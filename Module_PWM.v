==> flow/design.v <==
module Module_PWM(
	input clk_50,              
	input l1,
	input l2,
	input r1,
	input r2,
	output lef,
	output rig,
	output lp,
	output rp        
);
reg[6:0] counter= 7'd0;		 
reg [6:0]DUTY_CYCLE = 7'd90;	 
reg _l1=0;
reg _l2=0;
reg _r1=0;
reg _r2=0;
reg clk=0;
reg [12:0]limit = 13'b1001110001000 ;  
reg [12:0]counter1 = 13'b0 ;
always @(posedge clk_50)
begin
	if(counter1 < limit)
		counter1 = counter1 + 1;
	else 
	begin
		counter1 <= 0;
		clk = ~clk;
	end
end
always @(posedge clk_50)
begin
 counter <= ( counter >= 7'd99 ) ? 7'd0 : counter + 7'd1 ;
 _l1 <= (counter < DUTY_CYCLE ) ? l1:0;
 _l2 <= (counter < DUTY_CYCLE ) ? l2:0;
 _r1 <= (counter < DUTY_CYCLE ) ? r1:0;
 _r2 <= (counter < DUTY_CYCLE ) ? r2:0;
end
assign lef = _l1;
assign rig = _r1;
assign lp = _l2;
assign rp = _r2;
endmodule
; ---- Step by step through the tools: Module_PWM
; Tool output for the design above, in the order of the flow.
; Lines are those of the file above, counted from 1.
; Cell names lack the library's common part.
; A cell with -- has no value.
[setup]
design = Module_PWM
clock_port = clk_50
library = sky130hd
corner = tt_025C_1v80

; ---- Word-level counts
; Counts by Yosys on the flattened word-level netlist (proc, flatten, opt, wreduce; memories kept). Register bits leave out memories and registers merged into their read ports (data or address); mux counts leave out enables and synchronous resets folded into registers. Print and check cells are left out. Cells with the same type and inputs are merged into one.
[op_classes]
add_sub_neg = 1
mul = 0
div = 0
cmp = 2
eq_ne = 0
shift = 0
mux = 0
logic = 0
reduce_logical = 0
[ops]
columns = cell, count
row1 = adder 7 x 1 -> 7 bit with constant B, 1
row2 = >= comparator 7 bit with constant B, 1
row3 = less-than comparator 7 bit with constant B, 1
[bits]
ff_bits = 11
latchBits = 0
mem_bits_rw = 0
romBits = 0
clocked_rd_ports_x_width = 0
memories = 0
input_bits = 5
output_inout_bits = 4
elab_cells = 8

; ---- Longest topological paths
; Longest topological path by Yosys (ltp), each cell counted once; first at word level (registers and memories cut), then after technology mapping (sequential cells cut; the memories' decode and read muxes count).
[logic_depth]
word_depth = 1
ABC_AREA = 0
depth_mapped = 4

; ---- Synthesis result
; Yosys stat after the flow's synthesis: flattened, memories mapped to cells. It holds for the ABC_AREA given above (unset counts as 0); a run with the other value may have another netlist.
[types]
columns = type, count, type_area_um2
row1 = dfxtp_1, 11, 220.211
row2 = and2_1, 4, 25.024
row3 = a21oi_1, 4, 20.019
row4 = xor2_1, 2, 17.517
row5 = ha_1, 1, 12.512
row6 = nor4_2, 1, 12.512
row7 = buf_6, 1, 11.261
row8 = nand3_1, 2, 10.01
row9 = nand3_2, 1, 10.01
row10 = o211a_1, 1, 10.01
row11 = o21ai_2, 1, 8.758
row12 = xnor2_1, 1, 8.758
row13 = a21boi_0, 1, 7.507
row14 = and3_2, 1, 7.507
row15 = nand2_1, 2, 7.507
row16 = nor2_1, 2, 7.507
row17 = a31oi_1, 1, 6.256
row18 = nor2b_1, 1, 6.256
; Not listed: further types 3, cells in them 3.
[mapped]
mapped_cells = 41
mapped_area_mm2 = 0.0004254
sequential_area_mm2 = 0.0002202
ffs = 11

; ---- Timing after synthesis
; OpenSTA on the mapped netlist: ideal clock, no wires. The path of least setup slack (recovery checks aside). Input and output delay are each 20% of the period. Register names are those of the netlist, which keeps one name where synthesis merged equal registers.
[synth_timing]
kind = register to register
from = reg counter[0]
to = reg counter[5]
clock_period_ns = 1.34
setup_time_ns = 0.069
arrival_time_ns = 1.069
slack_ns = 0.202
delay_ns = 1.138
driving_pins = 5
path_buffers = 0
period_less_setup_slack_ns = 1.138
; "delay_ns" is the arrival time less input delay plus setup time.
; "driving_pins": output pins that drive a net of the path, with the launching flip-flop's if there is one; two outputs of one cell count as two.
; "period_less_setup_slack_ns" is the clock period less the worst setup slack; recovery checks do not enter. This is arithmetic on one report: input and output delays are still those of the set period (20% each).
; Between the ends stands the longest chain of elaborated cells between them, by number of cells; it is not shown to be the way that was timed. Of several equally long chains one is given.
; Each line given opens the expression or statement behind the cell; cells for indexed reads and writes are added by Yosys, which also makes memories of some case tables.
[synth_between]
cell_sequence = dfxtp_1 -> ha_1 -> nor4_2 -> a21boi_0 -> o21ai_1
elab_chain_len = 1
[synth_lines]
columns = element, line_no
row1 = "start, declared", 12  ; reg[6:0] counter= 7'd0;
row2 = "start, assigned", 33  ; counter <= ( counter >= 7'd99 ) ? 7'd0 : counter + 7'd1 ;
row3 = adder 7 x 1 -> 7 bit, 33
row4 = "end, assigned", 33
row5 = "end, declared", 12

; ---- Worst path after layout
; From the final timing report of job 2: the path of least setup slack in the routed layout; clock arrival at registers is part of the times.
[layout_timing]
kind = register to register
from = reg counter[1]
to = reg counter[1]
clock_period_ns = 1.23
setup_time_ns = 0.06
arrival_time_ns = 1.19
slack_ns = 0.24
driving_pins = 5
path_buffers = 0
; Between the ends stands the longest chain of elaborated cells between them, by number of cells; it is not shown to be the way that was timed. Of several equally long chains one is given.
[layout_between]
cell_sequence = dfxtp_2 -> ha_4 -> nor4_4 -> a21oi_2 -> nor2b_1
elab_chain_len = 1
[layout_lines]
columns = element, line_no
row1 = "start, declared", 12  ; reg[6:0] counter= 7'd0;
row2 = "start, assigned", 33  ; counter <= ( counter >= 7'd99 ) ? 7'd0 : counter + 7'd1 ;
row3 = adder 7 x 1 -> 7 bit, 33
row4 = "end, assigned", 33
row5 = "end, declared", 12

Flow measurements of Module_PWM on sky130hd: 2 stored runs with different settings, listed in no order. Input and output delays are each 20% of the period that was set; the output load is 0.01 pF.
By "achieved_period_ns" is meant the clock period of the run minus its worst setup slack. This is arithmetic on one report: input and output delays are still those of the set period (20% each).
By "worst_path_ns" is meant the share of the clock period that the worst setup path is allowed (20% is reserved at inputs, 20% at outputs), minus its slack. Clock arrival times at its registers enter into it.
"power.total_mw" rests on the timing tool's default activity at the inputs, not on a simulated workload.

# job 1
==> flow/run.sh <==
#!/bin/bash
# the make line also repeats the synthesis and layout settings of config.mk as NAME=value (left out here)
make -C /OpenROAD-flow-scripts/flow DESIGN_CONFIG=/design/flow/config.mk WORK_HOME=/design/flow/orfs CLKGATE_MAP_FILE= finish
==> flow/config.mk <==
export PLATFORM = sky130hd
export DESIGN_NAME = Module_PWM
export DESIGN_NICKNAME = Module_PWM
export VERILOG_FILES = /design/flow/design.v
export SDC_FILE = /design/flow/constraint.sdc
export NUM_CORES = 4
export LEC_CHECK = 0
export CAP_MARGIN = 20
export CORE_MARGIN = 4
export CORE_UTILIZATION = 45
export CTS_CLUSTER_SIZE = 74
export GPL_TIMING_DRIVEN = 1
export MAX_ROUTING_LAYER = met4
export SLEW_MARGIN = 35
==> flow/constraint.sdc <==
create_clock -name core_clock -period 1.78 [get_ports {clk_50}]
set_input_delay 0.3560 -clock core_clock [delete_from_list [all_inputs] [get_ports {clk_50}]]
set_output_delay 0.3560 -clock core_clock [all_outputs]
set_load 0.01 [all_outputs]

==> job 1: results <==
outcome="no final report: floorplanning broke off with PDN-0185"

# job 2
==> flow/run.sh <==
#!/bin/bash
# the make line also repeats the synthesis and layout settings of config.mk as NAME=value (left out here)
make -C /OpenROAD-flow-scripts/flow DESIGN_CONFIG=/design/flow/config.mk WORK_HOME=/design/flow/orfs CLKGATE_MAP_FILE= finish
==> flow/config.mk <==
export PLATFORM = sky130hd
export DESIGN_NAME = Module_PWM
export DESIGN_NICKNAME = Module_PWM
export VERILOG_FILES = /design/flow/design.v
export SDC_FILE = /design/flow/constraint.sdc
export NUM_CORES = 4
export LEC_CHECK = 0
export CAP_MARGIN = 20
export CELL_PAD_IN_SITES_GLOBAL_PLACEMENT = 1
export CORE_ASPECT_RATIO = 1.0
export CORE_MARGIN = 2
export CORE_UTILIZATION = 15
export CTS_CLUSTER_DIAMETER = 146
export PLACE_DENSITY = 0.74
export SETUP_SLACK_MARGIN = 0.33
export SLEW_MARGIN = 15
export TNS_END_PERCENT = 25
==> flow/constraint.sdc <==
create_clock -name core_clock -period 1.23 [get_ports {clk_50}]
set_input_delay 0.2460 -clock core_clock [delete_from_list [all_inputs] [get_ports {clk_50}]]
set_output_delay 0.2460 -clock core_clock [all_outputs]
set_load 0.01 [all_outputs]

==> job 2: results <==
achieved_period_ns=0.986
layout_stdcell_area_mm2=0.0005705
setup_ws_ns=0.244
worst_path_ns=0.99
critical_path_type="register to register"
post_route_util_pct=20.9
timing.setup.tns_ns=0.000
die_mm2=0.0032781
synthesis_area_mm2=0.0004254
power.total_mw=0.6131
worst_hold_slack_ns=0.460
